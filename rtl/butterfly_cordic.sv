==> flow/design.v <==
module cordic_input_standardizer #(
    parameter FRAC_BITS = 15
    ) (
    input  signed [FRAC_BITS:0] x_in,        
    input  signed [FRAC_BITS:0] y_in,        
    input         [FRAC_BITS:0] theta_in,     
    output signed [FRAC_BITS:0] x_out,       
    output signed [FRAC_BITS:0] y_out,       
    output        [FRAC_BITS:0] theta_out    
);
    localparam integer FULL_TURN = 16'd32768;  
    localparam integer PI_HALF   = FULL_TURN/4;  
    localparam integer PI        = FULL_TURN/2;  
    localparam integer THREE_PI_HALF = 3*FULL_TURN/4;  
    localparam [15:0] ANG90  = 16'h4000;
    localparam [15:0] ANG180 = 16'h8000;
    localparam [15:0] ANG270 = 16'hC000;
    wire [FRAC_BITS:0] angle_norm = (theta_in == FULL_TURN) ? 16'd0 : theta_in;
    reg [1:0] q;
    reg [1:0] a_q;
    reg [FRAC_BITS:0] rem_angle;
    reg signed [FRAC_BITS:0] x_pr, y_pr;
    wire [1:0] vquad = { (y_in < 0), (x_in < 0) };   
    wire [1:0] aquad = theta_in[15:14];               
always @(*) begin
    case (aquad)
    2'd0: begin
        x_pr      = x_in;
        y_pr      = y_in;
        rem_angle = (theta_in);
    end
    2'd1: begin
        x_pr      =  y_in;
        y_pr      = -x_in;
        rem_angle = (theta_in) - ANG90;
    end
    2'd2: begin
        x_pr      = -x_in;
        y_pr      = -y_in;
        rem_angle = (theta_in) - ANG180;
    end
    2'd3: begin
        x_pr      = -y_in;
        y_pr      =  x_in;
        rem_angle = (theta_in) - ANG270;
    end
    endcase
end
    assign x_out = x_pr;
    assign y_out = y_pr;
    assign theta_out = rem_angle;
endmodule
`timescale 1ns / 1ps
module cordic_iteration(
    input  wire clk,
    input wire rst,
    input wire signed [15:0] x_in,
    input wire signed [15:0] y_in,
    input wire [15:0] phi,  
    output wire signed [15:0] x_out,
    output wire signed [15:0] y_out
    );
    wire signed [15:0] signed_phi = {1'b0, phi[14:0]};
    wire signed [15:0] phi_lut [0:7];
    assign phi_lut[0] = 16'sh2000;  
    assign phi_lut[1] = 16'sh12E4;  
    assign phi_lut[2] = 16'sh09F9;  
    assign phi_lut[3] = 16'sh0511;  
    assign phi_lut[4] = 16'sh028B;  
    assign phi_lut[5] = 16'sh0146;  
    assign phi_lut[6] = 16'sh00A3;  
    assign phi_lut[7] = 16'sh0052;  
    reg signed [16:0] current_angle;
    reg [2:0] n;
    reg [1:0] state;
    reg signed [16:0] x_temp; 
    reg signed [16:0] y_temp; 
    wire signed [15:0] angle_check;
    assign angle_check = phi_lut[n];
    reg signed [16:0] x_old;
    reg signed [16:0] y_old;
    wire signed [33:0] x_34bits;
    wire signed [33:0] y_34bits;
    assign x_34bits = (x_temp * 17'sh04DBA) >>> 15;
    assign y_34bits = (y_temp * 17'sh04DBA) >>> 15;
    assign x_out = x_34bits[15:0];
    assign y_out = y_34bits[15:0];
    assign rotate_left = ~(signed_phi > current_angle);
    reg done;
    always @(posedge clk) begin
        if (rst) begin
            n <= 3'b0;
            current_angle <= 17'sh0;
            state <= 2'b1;
            x_temp <= 17'sh0;
            y_temp <= 17'sh0;
            done <= 1'b0;
        end
        else begin
            case (state)
                2'd0: begin
                    x_temp <= x_in;
                    y_temp <= y_in;
                    if (!rst) begin
                        state <= 2'd1;
                    end
                end
                2'd1: begin
                    x_old = x_temp;
                    y_old = y_temp;
                    if (done == 0) begin
                        if (n == 0) begin
                            if (rotate_left) begin
                                x_temp <= x_in - (y_in >>> n);
                                y_temp <= y_in + (x_in >>> n);
                                current_angle <= current_angle - phi_lut[n];
                            end else begin
                                x_temp <= x_in + (y_in >>> n);
                                y_temp <= y_in - (x_in >>> n);
                                current_angle <= current_angle + phi_lut[n];
                            end
                        end else begin
                            if (rotate_left) begin
                                x_temp <= x_old - (y_old >>> n);
                                y_temp <= y_old + (x_old >>> n);
                                current_angle <= current_angle - phi_lut[n];
                            end else begin
                                x_temp <= x_old + (y_old >>> n);
                                y_temp <= y_old - (x_old >>> n);
                                current_angle <= current_angle + phi_lut[n];
                            end
                        end
                    end
                    if (n == 7) begin
                        current_angle <= 17'sh0;
                        done <= 1'b1;
                    end else begin
                        n <= n + 1;
                    end
                end
                2'd2: begin 
                    n <= 0;               
                    state <= 1'b0;
                    current_angle <= 17'sh0;
                end
            endcase    
        end
    end
endmodule
module butterfly_cordic #(
    parameter DATA_WIDTH = 16,
    parameter FRAC_BITS  = 15
) (
    input                               clk_i,
    input                                 rst_i,
    input         [FRAC_BITS:0]        twid_i,  
    input  signed [1:0][DATA_WIDTH-1:0]   a_i,  
    input  signed [1:0][DATA_WIDTH-1:0]   b_i,  
    output signed [1:0][DATA_WIDTH-1:0]   a_o,
    output signed [1:0][DATA_WIDTH-1:0]   b_o
);
    localparam MUL_W = 2 * DATA_WIDTH;
    wire signed [FRAC_BITS:0] normalized_twiddle;
    wire signed [1:0][DATA_WIDTH-1:0] normalized_b_i;
    cordic_input_standardizer s1 (
        .x_in(b_i[0]),
        .y_in(b_i[1]),
        .theta_in(twid_i),
        .x_out(normalized_b_i[0]),
        .y_out(normalized_b_i[1]),
        .theta_out(normalized_twiddle)
    );
    wire signed [DATA_WIDTH-1:0] b_rot_re;
    wire signed [DATA_WIDTH-1:0] b_rot_im;
    cordic_iteration c1 (
        .clk(clk_i),
        .rst(rst_i),
        .x_in(normalized_b_i[0]),
        .y_in(normalized_b_i[1]),
        .phi(normalized_twiddle),
        .x_out(b_rot_re),
        .y_out(b_rot_im)
    );
    wire signed [1:0][DATA_WIDTH:0] a_sum;
    wire signed [1:0][DATA_WIDTH:0] b_sum;
    assign a_sum[0] = a_i[0] + b_rot_re;
    assign a_sum[1] = a_i[1] + b_rot_im;
    assign b_sum[0] = a_i[0] - b_rot_re;
    assign b_sum[1] = a_i[1] - b_rot_im;
    assign a_o[0] = a_sum[0] [DATA_WIDTH:1];
    assign a_o[1] = a_sum[1] [DATA_WIDTH:1];
    assign b_o[0] = b_sum[0] [DATA_WIDTH:1];
    assign b_o[1] = b_sum[1] [DATA_WIDTH:1];
endmodule
== From RTL to reports: butterfly_cordic ==
What the tools print for butterfly_cordic, step after step.
Lines are those of the file above, counted from 1.
A cell with -- has no value.
Design
  top module: butterfly_cordic
  clock port: clk_i
  cell library: sky130hd
  timing corner: tt_025C_1v80

== After elaboration ==
Yosys after proc, flatten, opt, wreduce and memory -nomap, before mapping. Memory bits, and registers merged into a memory's read port (data or address), are not among the register bits. Print and check cells are not counted.
Cells by class
  $add $sub $neg: 22
  multiply operators: 2
  $lt $le $gt $ge: 1
  eq/ne operators: 15
  shift operators: 4
  muxes and demuxes: 43
  reductions and logical operators: 10
Operators by type and width (number)
  multiplier 17 x 15 -> 30 bit (second input constant): 2
  2-to-1 mux 16 bit: 20
  2-to-1 mux 17 bit: 13
  parallel mux 16 bit (select 4 bit): 2
  parallel mux 16 bit (select 7 bit): 1
  parallel mux 17 bit (select 2 bit): 3
  parallel mux 15 bit (select 4 bit): 1
  adder 16 x 16 -> 17 bit: 2
  subtractor 16 x 16 -> 17 bit: 2
  adder 16 x 17 -> 17 bit: 2
  subtractor 16 x 17 -> 17 bit: 2
  >>> shifter 16 x 3 -> 17 bit: 2
  adder 17 x 16 -> 17 bit: 2
  subtractor 17 x 16 -> 17 bit: 2
  adder 17 bit: 2
  subtractor 17 bit: 2
  >>> shifter 17 x 3 -> 17 bit: 2
  negator 16 bit: 2
  subtractor 15 bit (second input constant): 2
  > comparator 16 x 17 -> 1 bit: 1
  subtractor 15 x 1 -> 15 bit (second input constant): 1
  == test 3 bit (second input constant): 4
  AND reduction 2 bit: 4
  == test 2 bit (second input constant): 3
  nonzero test 2 bit: 3
  == test 3 x 2 -> 1 bit (second input constant): 2
  parallel mux 3 bit (select 2 bit): 1
  == test 2 x 1 -> 1 bit (second input constant): 2
Not listed: further kinds 8, cells in them 10.
Bit counts
  register bits after elaboration: 57
  input port bits: 82

== Depth ==
Longest topological path by Yosys (ltp), each cell counted once; first at word level (registers and memories cut), then after technology mapping (sequential cells cut; the memories' decode and read muxes count).
Logic depth
  depth in word-level cells: 14
  ABC_AREA: 0
  depth in mapped cells: 37

== Synthesis result ==
The flow's flattened synthesis, as Yosys stat reports it; memories are mapped. The netlist is that of the ABC_AREA named above (0 if unset); the other value can give another one.
Synthesis totals
  standard cells after synthesis: 3054
  chip area (Yosys): 0.0240218 mm2
  sequential part of the area: 0.0011011 mm2
  mapped flip-flops: 55
  buffers: 130
Cell types
  sky130_fd_sc_hd__fa_1: number 236, area in all 4.72E+03 um2
  sky130_fd_sc_hd__ha_1: number 371, area in all 4.64E+03 um2
  sky130_fd_sc_hd__inv_1: number 572, area in all 2.15E+03 um2
  sky130_fd_sc_hd__xnor2_1: number 133, area in all 1.16E+03 um2
  sky130_fd_sc_hd__dfxtp_1: number 55, area in all 1.1E+03 um2
  sky130_fd_sc_hd__a21oi_1: number 184, area in all 920.883 um2
  sky130_fd_sc_hd__nor2_1: number 203, area in all 761.981 um2
  sky130_fd_sc_hd__nand2_1: number 184, area in all 690.662 um2
  sky130_fd_sc_hd__xor2_1: number 66, area in all 578.054 um2
  sky130_fd_sc_hd__o21ai_0: number 111, area in all 555.533 um2
  sky130_fd_sc_hd__a211oi_1: number 58, area in all 435.418 um2
  sky130_fd_sc_hd__mux2i_1: number 35, area in all 350.336 um2
  sky130_fd_sc_hd__nor3_1: number 62, area in all 310.298 um2
  sky130_fd_sc_hd__clkbuf_1: number 78, area in all 292.781 um2
  sky130_fd_sc_hd__a21o_1: number 36, area in all 270.259 um2
  sky130_fd_sc_hd__nand3_1: number 49, area in all 245.235 um2
  sky130_fd_sc_hd__o211ai_1: number 30, area in all 225.216 um2
  sky130_fd_sc_hd__o21bai_1: number 28, area in all 210.202 um2
Not listed: further types 89, cells in them 563.
By module: a second synthesis without flattening, with its own total; a netlist apart from the flattened one above.
Unflattened totals
  cells (unflattened synthesis): 2534
  area (unflattened synthesis): 0.0212103 mm2
Each row is one instance without its submodules.
By module
  cordic_iteration: instances 1, cells 1870, area 0.0165559 mm2
  butterfly_cordic: instances 1, cells 436, area 0.0031593 mm2
  cordic_input_standardizer: instances 1, cells 228, area 0.0014952 mm2

== Worst setup path after synthesis ==
Path of least setup slack by OpenSTA after synthesis, without wires, with an ideal clock, recovery checks aside; 20% of the period is set as input and as output delay. Where synthesis merged equal registers, the netlist keeps one of their names.
Path post-synthesis
  path kind: register -> output
  from: register c1.x_temp[7]
  to: output a_o
  clock period: 10.2 ns
  output delay: 2.040 ns
  launch time at the first pin: 0.000 ns
  arrival time: 7.329 ns
  data required time: 8.160 ns
  slack: 0.831 ns
  path delay: 7.329 ns
  stages on the path: 32
  period reached after synthesis: 9.369 ns
"path delay" = arrival - input delay + setup time.
At an output port there is no setup time.
"stages on the path" counts driving pins, that of a launching flip-flop among them; a cell with two outputs on the path counts twice.
"period reached after synthesis" = period - worst setup slack (recovery checks aside). The figure is calculated, with input and output delays left at 20% of the set period.
Where an end lacks its bit number, it is one bit of the signal, or one of the new flip-flops if synthesis recoded a state register.
The rows between start and end are the longest chain of elaborated cells between them; the timing report does not say that the signal goes this way. Where chains are equally long, one stands for them.
Each line given opens the expression or statement behind the cell; cells for indexed reads and writes are added by Yosys, which also makes memories of some case tables.
A register here has more assigning lines than the two given.
Between the ends, post-synthesis
  path through: sky130_fd_sc_hd__dfxtp_1 -> sky130_fd_sc_hd__ha_1 -> sky130_fd_sc_hd__inv_1 -> sky130_fd_sc_hd__fa_1 -> sky130_fd_sc_hd__fa_1 -> sky130_fd_sc_hd__inv_1 -> sky130_fd_sc_hd__fa_1 -> sky130_fd_sc_hd__fa_1 -> sky130_fd_sc_hd__inv_1 -> sky130_fd_sc_hd__fa_1 -> sky130_fd_sc_hd__inv_1 -> sky130_fd_sc_hd__ha_1 -> sky130_fd_sc_hd__a21oi_1 -> sky130_fd_sc_hd__o221ai_1 -> sky130_fd_sc_hd__o21bai_1 -> sky130_fd_sc_hd__a21oi_1 -> sky130_fd_sc_hd__o21bai_1 -> sky130_fd_sc_hd__a21oi_1 -> sky130_fd_sc_hd__nor2_1 -> sky130_fd_sc_hd__or2_2 -> sky130_fd_sc_hd__xor2_1 -> sky130_fd_sc_hd__ha_1 -> sky130_fd_sc_hd__clkbuf_1 -> sky130_fd_sc_hd__nand2_1 -> sky130_fd_sc_hd__o22ai_1 -> sky130_fd_sc_hd__o41a_1 -> sky130_fd_sc_hd__a311oi_1 -> sky130_fd_sc_hd__nor3b_1 -> sky130_fd_sc_hd__o21ai_0 -> sky130_fd_sc_hd__a21o_1 -> sky130_fd_sc_hd__a21oi_1 -> sky130_fd_sc_hd__xnor2_1
  cells in the longest elaborated chain: 2
Ends and longest elaborated chain, post-synthesis
  from (decl): RTL line 76  | reg signed [16:0] x_temp;
  from (assign): RTL line 102  | x_temp <= x_in;
  from (assign): RTL line 114  | x_temp <= x_in - (y_in >>> n);
  multiplier 17 x 15 -> 30 bit: RTL line 84  | assign x_34bits = (x_temp * 17'sh04DBA) >>> 15;
  adder 16 x 16 -> 17 bit: RTL line 186  | assign a_sum[0] = a_i[0] + b_rot_re;
  to (decl): RTL line 159  | output signed [1:0][DATA_WIDTH-1:0]   a_o,

== Path in the finished layout ==
From the final timing report of flow run 1: the path of least setup slack in the routed layout; clock arrival at registers is part of the times.
Path post-layout
  path kind: register -> output
  from: register c1.x_temp[9]
  to: output a_o
  clock period: 10.6 ns
  output delay: 2.12 ns
  launch time at the first pin: 0.31 ns
  arrival time: 8.08 ns
  data required time: 8.48 ns
  slack: 0.40 ns
  stages on the path: 35
Where an end lacks its bit number, it is one bit of the signal, or one of the new flip-flops if synthesis recoded a state register.
The rows between start and end are the longest chain of elaborated cells between them; the timing report does not say that the signal goes this way. Where chains are equally long, one stands for them.
A register here has more assigning lines than the two given.
Between the ends, post-layout
  path through: sky130_fd_sc_hd__dfxtp_4 -> sky130_fd_sc_hd__ha_1 -> sky130_fd_sc_hd__inv_1 -> sky130_fd_sc_hd__fa_1 -> sky130_fd_sc_hd__inv_1 -> sky130_fd_sc_hd__fa_1 -> sky130_fd_sc_hd__fa_1 -> sky130_fd_sc_hd__fa_1 -> sky130_fd_sc_hd__inv_1 -> sky130_fd_sc_hd__fa_1 -> sky130_fd_sc_hd__inv_1 -> sky130_fd_sc_hd__ha_1 -> sky130_fd_sc_hd__nand3_1 -> sky130_fd_sc_hd__o221ai_1 -> sky130_fd_sc_hd__o21bai_2 -> sky130_fd_sc_hd__a21oi_2 -> sky130_fd_sc_hd__o21bai_1 -> sky130_fd_sc_hd__a21oi_2 -> sky130_fd_sc_hd__nor2_1 -> sky130_fd_sc_hd__or2_2 -> sky130_fd_sc_hd__xor2_2 -> sky130_fd_sc_hd__ha_4 -> sky130_fd_sc_hd__o21ai_0 -> sky130_fd_sc_hd__a21boi_1 -> sky130_fd_sc_hd__o21ai_1 -> sky130_fd_sc_hd__a21oi_2 -> sky130_fd_sc_hd__o21ai_1 -> sky130_fd_sc_hd__a21boi_2 -> sky130_fd_sc_hd__o21ai_1 -> sky130_fd_sc_hd__a21oi_2 -> sky130_fd_sc_hd__a31oi_2 -> sky130_fd_sc_hd__nor2b_1 -> sky130_fd_sc_hd__o21ai_0 -> sky130_fd_sc_hd__nand2b_1 -> sky130_fd_sc_hd__clkdlybuf4s50_1
  cells in the longest elaborated chain: 2
Ends and longest elaborated chain, post-layout
  from (decl): RTL line 76  | reg signed [16:0] x_temp;
  from (assign): RTL line 102  | x_temp <= x_in;
  from (assign): RTL line 114  | x_temp <= x_in - (y_in >>> n);
  multiplier 17 x 15 -> 30 bit: RTL line 84  | assign x_34bits = (x_temp * 17'sh04DBA) >>> 15;
  adder 16 x 16 -> 17 bit: RTL line 186  | assign a_sum[0] = a_i[0] + b_rot_re;
  to (decl): RTL line 159  | output signed [1:0][DATA_WIDTH-1:0]   a_o,

Add stored flow runs of butterfly_cordic

butterfly_cordic through Yosys and OpenROAD on sky130hd: 2 stored runs, unordered, with their settings and measured results. The constraints put input and output delay at 20% of the set period each and load the outputs with 0.01 pF.
"clock period achieved": clock period set for the run, less the worst setup slack. It is reckoned from that one timing run; input and output delays stay at 20% of the period that was set.
"time on the worst setup path": the worst setup path's part of the clock period (all of it between registers, 20% less for each end at a port) less its slack. A launch clock that arrives late makes it longer, a capture clock that arrives late makes it shorter.

==> flow run 1: settings <==
{ "period_ns": 10.6, "CORE_UTILIZATION": 63, "CAP_MARGIN": 20, "CORE_MARGIN": 2, "SLEW_MARGIN": 20 }
==> flow run 1: results <==
lowest hold slack: 0.489 ns
total negative slack on setup checks: 0.000 ns
die size: 0.0397085 mm2
worst setup slack after layout: 0.396 ns
time on the worst setup path: 8.08 ns
kind of the worst setup path: register -> output
Yosys chip area after synthesis: 0.0240218 mm2
clock period achieved: 10.204 ns
post-route utilization: 0.704

==> flow run 2: settings <==
{ "period_ns": 18.7, "CORE_UTILIZATION": 24, "SETUP_SLACK_MARGIN": 0.69, "PLACE_DENSITY_LB_ADDON": 0.13, "CORE_ASPECT_RATIO": 1.13, "CELL_PAD_IN_SITES_GLOBAL_PLACEMENT": 3, "CELL_PAD_IN_SITES_DETAIL_PLACEMENT": 0, "ABC_AREA": 0, "GPL_TIMING_DRIVEN": 1, "CTS_CLUSTER_SIZE": 17, "CAP_MARGIN": 20, "MAX_ROUTING_LAYER": "met4", "CORE_MARGIN": 2, "SLEW_MARGIN": 20 }
==> flow run 2: results <==
lowest hold slack: 0.483 ns
total negative slack on setup checks: 0.000 ns
die size: 0.102641 mm2
worst setup slack after layout: 5.524 ns
time on the worst setup path: 9.44 ns
kind of the worst setup path: register -> output
Yosys chip area after synthesis: 0.0240218 mm2
clock period achieved: 13.176 ns
post-route utilization: 0.272
